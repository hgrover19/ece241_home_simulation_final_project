==> flow/design.v <==
module part2fortesting(iResetn,iPlotBox,iBlack,iColour,iLoadX,iXY_Coord,iClock,oX,oY,oColour,oPlot,oDone);
   parameter X_SCREEN_PIXELS = 8'd160;
   parameter Y_SCREEN_PIXELS = 7'd120;
   input wire iResetn, iPlotBox, iBlack, iLoadX;  
   input wire [2:0] iColour;  
   input wire [6:0] iXY_Coord;  
   input wire 	    iClock;
   output wire [7:0] oX;          
   output wire [6:0] oY;
   output wire [2:0] oColour;      
   output wire 	     oPlot;        
   output wire       oDone;        
    wire x_en, y_en, memory_en, black_en;
    wire [3:0] plotClock;
    wire [7:0] black_x;
    wire [6:0] black_y;
   controlpath cp1 (iClock, iResetn, iLoadX, iBlack, iPlotBox,
                x_en, y_en, memory_en, black_en, oPlot, oDone, plotClock, 
                X_SCREEN_PIXELS, Y_SCREEN_PIXELS, black_x, black_y);
    datapath dp1 (iClock, iResetn, iColour, iXY_Coord, X_SCREEN_PIXELS, Y_SCREEN_PIXELS,
                x_en, y_en, memory_en, black_en,
                oX, oY, oColour, plotClock, black_x, black_y);
endmodule  
module controlpath(Clock, ResetN, iLoadX, iBlack, iPlot, 
x_init_en, y_init_en, memory_init, black_init, draw_en, oDone, plotClock,
X_SCREEN_PIXELS, Y_SCREEN_PIXELS, black_x, black_y);
    input Clock, ResetN, iLoadX, iBlack, iPlot;
    input [3:0] plotClock;
    input [7:0] black_x;
    input [6:0] black_y;
    output reg x_init_en, y_init_en, memory_init, black_init, draw_en, oDone;
    reg [2:0] current_state, next_state;
    parameter load_x = 3'd0,
    load_x_wait = 3'd1,
    load_y = 3'd2,
    load_y_wait = 3'd3,
    memory = 3'd4,
    draw_wait = 3'd5,
    draw_black = 3'd6,
    draw_done = 3'd7;
    input [7:0] X_SCREEN_PIXELS;
    input [6:0] Y_SCREEN_PIXELS;
    always@(*)
        begin: state_table
            case (current_state)
            load_x: next_state = iLoadX ? load_x_wait : load_x;
            load_x_wait: next_state = iLoadX ? load_x_wait : load_y;
            load_y: next_state = iPlot ? load_y_wait : load_y;  
            load_y_wait: next_state = iPlot ? load_y_wait : memory;
            memory: begin
                if (plotClock == 4'd15)  
                    next_state = draw_wait;
                else
                    next_state = memory;
            end
            draw_wait: next_state = draw_done;
            draw_done: next_state = load_x;
            draw_black: begin
                if (black_x == (X_SCREEN_PIXELS - 1) && black_y == (Y_SCREEN_PIXELS - 1))
                    next_state = draw_wait;
                else
                    next_state = draw_black;
            end
            default: next_state = load_x;
            endcase
        end
    always @(*)
    begin: enable_signals
        x_init_en = 1'b0;
        y_init_en = 1'b0;
        memory_init = 1'b0;
        black_init = 1'b0;
        draw_en = 1'b0;
        oDone = 1'b0;
        case (current_state)
        load_x: begin
            x_init_en = 1'b1;
        end
        load_y: begin
            y_init_en = 1'b1;
        end
        memory: begin
            memory_init = 1'b1;
            draw_en = 1'b1;
        end
        draw_black: begin
            black_init = 1'b1;
            draw_en = 1'b1;
        end
        draw_done: oDone = 1'b1;
        endcase
    end
    always@(posedge Clock)
    begin: state_FFs
        if(!ResetN)
            current_state <= load_x;
        else if(iBlack)
            current_state <= draw_black;
        else
            current_state <= next_state;
    end  
endmodule
module datapath(Clock, ResetN, iColour, iXY, X_SCREEN_PIXELS, Y_SCREEN_PIXELS,
                x_init_en, y_init_en, memory_init, black_init, 
                oX, oY, oColour, plotClock, black_x, black_y);
    input Clock, ResetN, x_init_en, y_init_en, memory_init, black_init;
    input [7:0] X_SCREEN_PIXELS;
    input [6:0] Y_SCREEN_PIXELS;
    input [6:0] iXY;
    input [2:0] iColour;
    reg [7:0] X_register;
    reg [6:0] Y_register;
    reg [2:0] Colour_register;
    output reg [7:0] oX, black_x;
    output reg [6:0] oY, black_y;
    output reg [2:0] oColour;
    output reg [3:0] plotClock;
    always@(posedge Clock) begin
        if(!ResetN) begin
            X_register <= 0;
            Y_register <= 0;
            Colour_register <= 0;
        end
        else begin
            if (x_init_en) X_register <= {1'b0, iXY};  
            else if (y_init_en) begin
                Y_register <= iXY;
                Colour_register <= iColour;
            end
            else if(memory_init) begin
                oX <= X_register + plotClock[1:0];  
                oY <= Y_register + plotClock[3:2];  
                oColour <= Colour_register;  
            end
            else if(black_init)begin
                oX <= black_x;
                oY <= black_y;
                oColour <= 0;
            end
        end
    end
    always @(posedge Clock)
    begin
        if (!ResetN) 
        begin
            plotClock <= 4'd0;
            black_x <= 0;
            black_y <= 0;
        end
        else if (plotClock == 4'd15)
        begin
            plotClock = 4'd0;
        end
        else if(memory_init) plotClock <= plotClock +1;  
        else if ((black_x == X_SCREEN_PIXELS-1) & (black_y == Y_SCREEN_PIXELS-1))  
        begin
            black_x <= 0;
            black_y <= 0;
        end
        else if (black_x == X_SCREEN_PIXELS-1)  
        begin
            black_x <= 0;  
            black_y <= black_y + 1 ;
        end
        else if(black_init)
            black_x <= black_x +1;  
        end
endmodule
---- Reports on part2fortesting ----
What the tools print for part2fortesting, step after step.
Line numbers count from 1 in the design file above.
The mark -- stands for no value.
set-up
  top ..................................... part2fortesting
  clock port .............................. iClock
  library ................................. sky130hd
  corner .................................. tt_025C_1v80

---- Word-level counts ----
Counts by Yosys on the flattened word-level netlist (proc, flatten, opt, wreduce; memories kept). Register bits leave out memories and registers merged into their read ports (data or address). Print and check cells are left out. Cells with the same type and inputs are merged into one.
operators by class
  add/sub/neg operators ................... 5
  equality and inequality tests ........... 10
  mux-type cells .......................... 25
  bitwise operators ....................... 6
  reductions and logical operators ........ 12
operators with widths
  cell                                            count
  2-to-1 mux 8 bit                                5
  2-to-1 mux 7 bit                                4
  case mux 3 bit (select 8 bit)                   1
  == test 3 bit (second input constant)           4
  2-to-1 mux 3 bit                                4
  2-to-1 mux 1 bit                                9
  adder 7 x 2 -> 8 bit                            1
  adder 8 x 1 -> 8 bit (second input constant)    1
  == test 8 bit (second input constant)           1
  adder 7 x 1 -> 7 bit (second input constant)    1
  adder 7 x 2 -> 7 bit                            1
  == test 7 bit (second input constant)           1
  OR reduction 2 bit                              3
  == test 3 x 2 -> 1 bit (second input constant)  2
  AND reduction 3 bit                             2
  NOT 1 bit                                       5
  nonzero test 2 bit                              2
  adder 4 x 1 -> 4 bit (second input constant)    1
  == test 4 bit (second input constant)           1
  AND reduction 4 bit                             1
  2-to-1 mux 2 bit                                2
  == test 3 x 1 -> 1 bit (second input constant)  1
  logical NOT 3 bit                               1
  nonzero test 3 bit                              1
  AND reduction 2 bit                             1
  AND 1 bit                                       1
  logical AND 1 bit                               1
word-level totals
  bits in registers ....................... 57
  output and inout bits ................... 20
  cells after elaboration ................. 69

---- Longest topological paths ----
Yosys ltp: most cells in a row. Word level: on the elaborated netlist, between registers, memories and ports. Mapped: between sequential cells and ports; inverters and the memories' decode and read muxes count.
depth
  depth in word-level cells ............... 5
  ABC_AREA ................................ 0
  depth in mapped cells ................... 6

---- After synthesis ----
The flow's flattened synthesis, as Yosys stat reports it; memories are mapped. The netlist is that of the ABC_AREA named above (0 if unset); the other value can give another one.
cell types
  cell                       count
  sky130_fd_sc_hd__dfxtp_1   44
  sky130_fd_sc_hd__edfxtp_1  18
  sky130_fd_sc_hd__nand2_1   34
  sky130_fd_sc_hd__mux2i_1   10
  sky130_fd_sc_hd__xnor2_1   11
  sky130_fd_sc_hd__nor2_1    25
  sky130_fd_sc_hd__a21boi_0  12
  sky130_fd_sc_hd__ha_1      7
  sky130_fd_sc_hd__a21oi_1   17
  sky130_fd_sc_hd__nor2b_1   12
  sky130_fd_sc_hd__xor2_1    8
  sky130_fd_sc_hd__inv_1     13
  sky130_fd_sc_hd__mux2_2    4
  sky130_fd_sc_hd__and2_1    7
  sky130_fd_sc_hd__nand4_1   7
  sky130_fd_sc_hd__fa_1      2
  sky130_fd_sc_hd__nand3_1   8
  sky130_fd_sc_hd__o21ai_0   8
Other cell types: 26; their cells: 49.
synthesis totals
  mapped cells ............................ 296
  mapped area ............................. 2899.0 µm²
  area of sequential cells ................ 1421.4 µm²
  flip-flop cells ......................... 62
By module: a second synthesis without flattening, with its own total; a netlist apart from the flattened one above.
second synthesis, totals
  cell total of the unflattened synthesis .. 431
  area total of the unflattened synthesis .. 3881.2 µm²
Rows give one instance, submodules left out.
modules
  module           instances  cells  area (µm²)  seq. area (µm²)
  datapath         1          332    3120.5      1261.2
  controlpath      1          97     753.2       160.2
  part2fortesting  1          2      7.5         0.0

---- Path before layout ----
Path of least setup slack by OpenSTA after synthesis, without wires, with an ideal clock, recovery checks aside; 20% of the period is set as input and as output delay. Where synthesis merged equal registers, the netlist keeps one of their names.
timing path post-synthesis
  kind .................................... input to register
  from .................................... in iResetn
  to ...................................... reg dp1.oColour[0]
  clock period ............................ 2.54 ns
  input delay ............................. 0.508 ns
  arrival time ............................ 1.487 ns
  slack ................................... 0.677 ns
  delay of the path ....................... 1.355 ns
  stages .................................. 3
  synthesis period reached ................ 1.863 ns
"delay of the path" = arrival - input delay + setup time.
"stages": output pins that drive a net of the path, with the launching flip-flop's if there is one; two outputs of one cell count as two.
"synthesis period reached" is the clock period less the worst setup slack; recovery checks do not enter. This is arithmetic on one report: input and output delays are still those of the set period (20% each).
Between the ends stands the longest chain of elaborated cells between them, by number of cells; it is not shown to be the way that was timed. Of several equally long chains one is given.
Each line given opens the expression or statement behind the cell; cells for indexed reads and writes are added by Yosys, which also makes memories of some case tables.
between the ends, post-synthesis
  path through ............................ sky130_fd_sc_hd__clkbuf_1 sky130_fd_sc_hd__clkbuf_1 sky130_fd_sc_hd__and3_1
  cells in the longest elaborated chain ... 1
RTL lines, path post-synthesis
  element              RTL line  source
  start: declaration   4         input wire iResetn, iPlotBox, iBlack, iLoadX;
  AND reduction 4 bit  --
  end: assignment      133       oColour <= Colour_register;
  end: assignment      138       oColour <= 0;
  end: declaration     116       output reg [2:0] oColour;

---- Path in the finished layout ----
From the final timing report of flow run 1: the path of least setup slack in the routed layout; clock arrival at registers is part of the times.
timing path after layout
  kind .................................... register to output
  from .................................... reg cp1.current_state
  to ...................................... out oPlot
  clock period ............................ 3.86 ns
  output delay ............................ 0.77 ns
  arrival time ............................ 1.80 ns
  slack ................................... 1.29 ns
  stages .................................. 4
An end named without its bit number is one bit of that signal or, where synthesis recoded a state register, one of its new flip-flops.
A register here has more assigning lines than the two given.
between the ends, after layout
  path through ............................ sky130_fd_sc_hd__dfxtp_1 sky130_fd_sc_hd__inv_1 sky130_fd_sc_hd__nand2_1 sky130_fd_sc_hd__clkdlybuf4s50_1
RTL lines, path after layout
  element             RTL line  source
  start: declaration  32        reg [2:0] current_state, next_state;
  start: assignment   96        current_state <= load_x;
  start: assignment   98        current_state <= draw_black;
  end: declaration    11        output wire oPlot;
No chain of elaborated cells between the ends is given.

Measured data: module part2fortesting, platform sky130hd, 2 stored runs of the flow under differing settings, order arbitrary. Input and output delays are each 20% of the period that was set; the output load is 0.01 pF.
By "achieved clock period (ns)" is meant the clock period of the run minus its worst setup slack. This is arithmetic on one report: input and output delays are still those of the set period (20% each).
"finish__power__total": no workload was simulated; the value follows from the tool's default switching activity.

Flow files of flow run 1
==> flow/run.sh <==
#!/bin/bash
# the make line also repeats the synthesis and layout settings of config.mk as NAME=value (left out here)
make -C /OpenROAD-flow-scripts/flow DESIGN_CONFIG=/design/flow/config.mk WORK_HOME=/design/flow/orfs CLKGATE_MAP_FILE= finish
==> flow/config.mk <==
export PLATFORM = sky130hd
export DESIGN_NAME = part2fortesting
export DESIGN_NICKNAME = part2fortesting
export VERILOG_FILES = /design/flow/design.v
export SDC_FILE = /design/flow/constraint.sdc
export NUM_CORES = 4
export LEC_CHECK = 0
export CAP_MARGIN = 40
export CELL_PAD_IN_SITES_GLOBAL_PLACEMENT = 2
export CORE_ASPECT_RATIO = 1.42
export CORE_MARGIN = 2
export CORE_UTILIZATION = 39
export CTS_CLUSTER_SIZE = 68
export GPL_ROUTABILITY_DRIVEN = 0
export MAX_ROUTING_LAYER = met5
export SETUP_SLACK_MARGIN = 0.18
export SLEW_MARGIN = 20
export TNS_END_PERCENT = 5
==> flow/constraint.sdc <==
create_clock -name core_clock -period 3.86 [get_ports {iClock}]
set_input_delay 0.7720 -clock core_clock [delete_from_list [all_inputs] [get_ports {iClock}]]
set_output_delay 0.7720 -clock core_clock [all_outputs]
set_load 0.01 [all_outputs]

report of flow run 1
yosys chip area after synthesis (um^2): 2899.0
finish__design__die__area: 8149.6
finish__design__instance__area__stdcell: 3499.6
finish__timing__setup__ws: 1.288
finish__timing__setup__tns: 0.000
finish__power__total: 1.320e-03
achieved clock period (ns): 2.572

Flow files of flow run 2
==> flow/run.sh <==
#!/bin/bash
# the make line also repeats the synthesis and layout settings of config.mk as NAME=value (left out here)
make -C /OpenROAD-flow-scripts/flow DESIGN_CONFIG=/design/flow/config.mk WORK_HOME=/design/flow/orfs CLKGATE_MAP_FILE= finish
==> flow/config.mk <==
export PLATFORM = sky130hd
export DESIGN_NAME = part2fortesting
export DESIGN_NICKNAME = part2fortesting
export VERILOG_FILES = /design/flow/design.v
export SDC_FILE = /design/flow/constraint.sdc
export NUM_CORES = 4
export LEC_CHECK = 0
export ABC_AREA = 0
export CAP_MARGIN = 20
export CELL_PAD_IN_SITES_DETAIL_PLACEMENT = 1
export CELL_PAD_IN_SITES_GLOBAL_PLACEMENT = 2
export CORE_ASPECT_RATIO = 0.94
export CORE_MARGIN = 2
export CORE_UTILIZATION = 68
export GPL_ROUTABILITY_DRIVEN = 0
export MAX_ROUTING_LAYER = met4
export PLACE_DENSITY = 0.69
export SLEW_MARGIN = 0
export TNS_END_PERCENT = 75
==> flow/constraint.sdc <==
create_clock -name core_clock -period 1.65 [get_ports {iClock}]
set_input_delay 0.3300 -clock core_clock [delete_from_list [all_inputs] [get_ports {iClock}]]
set_output_delay 0.3300 -clock core_clock [all_outputs]
set_load 0.01 [all_outputs]

report of flow run 2: did not finish, place, GPL-0301
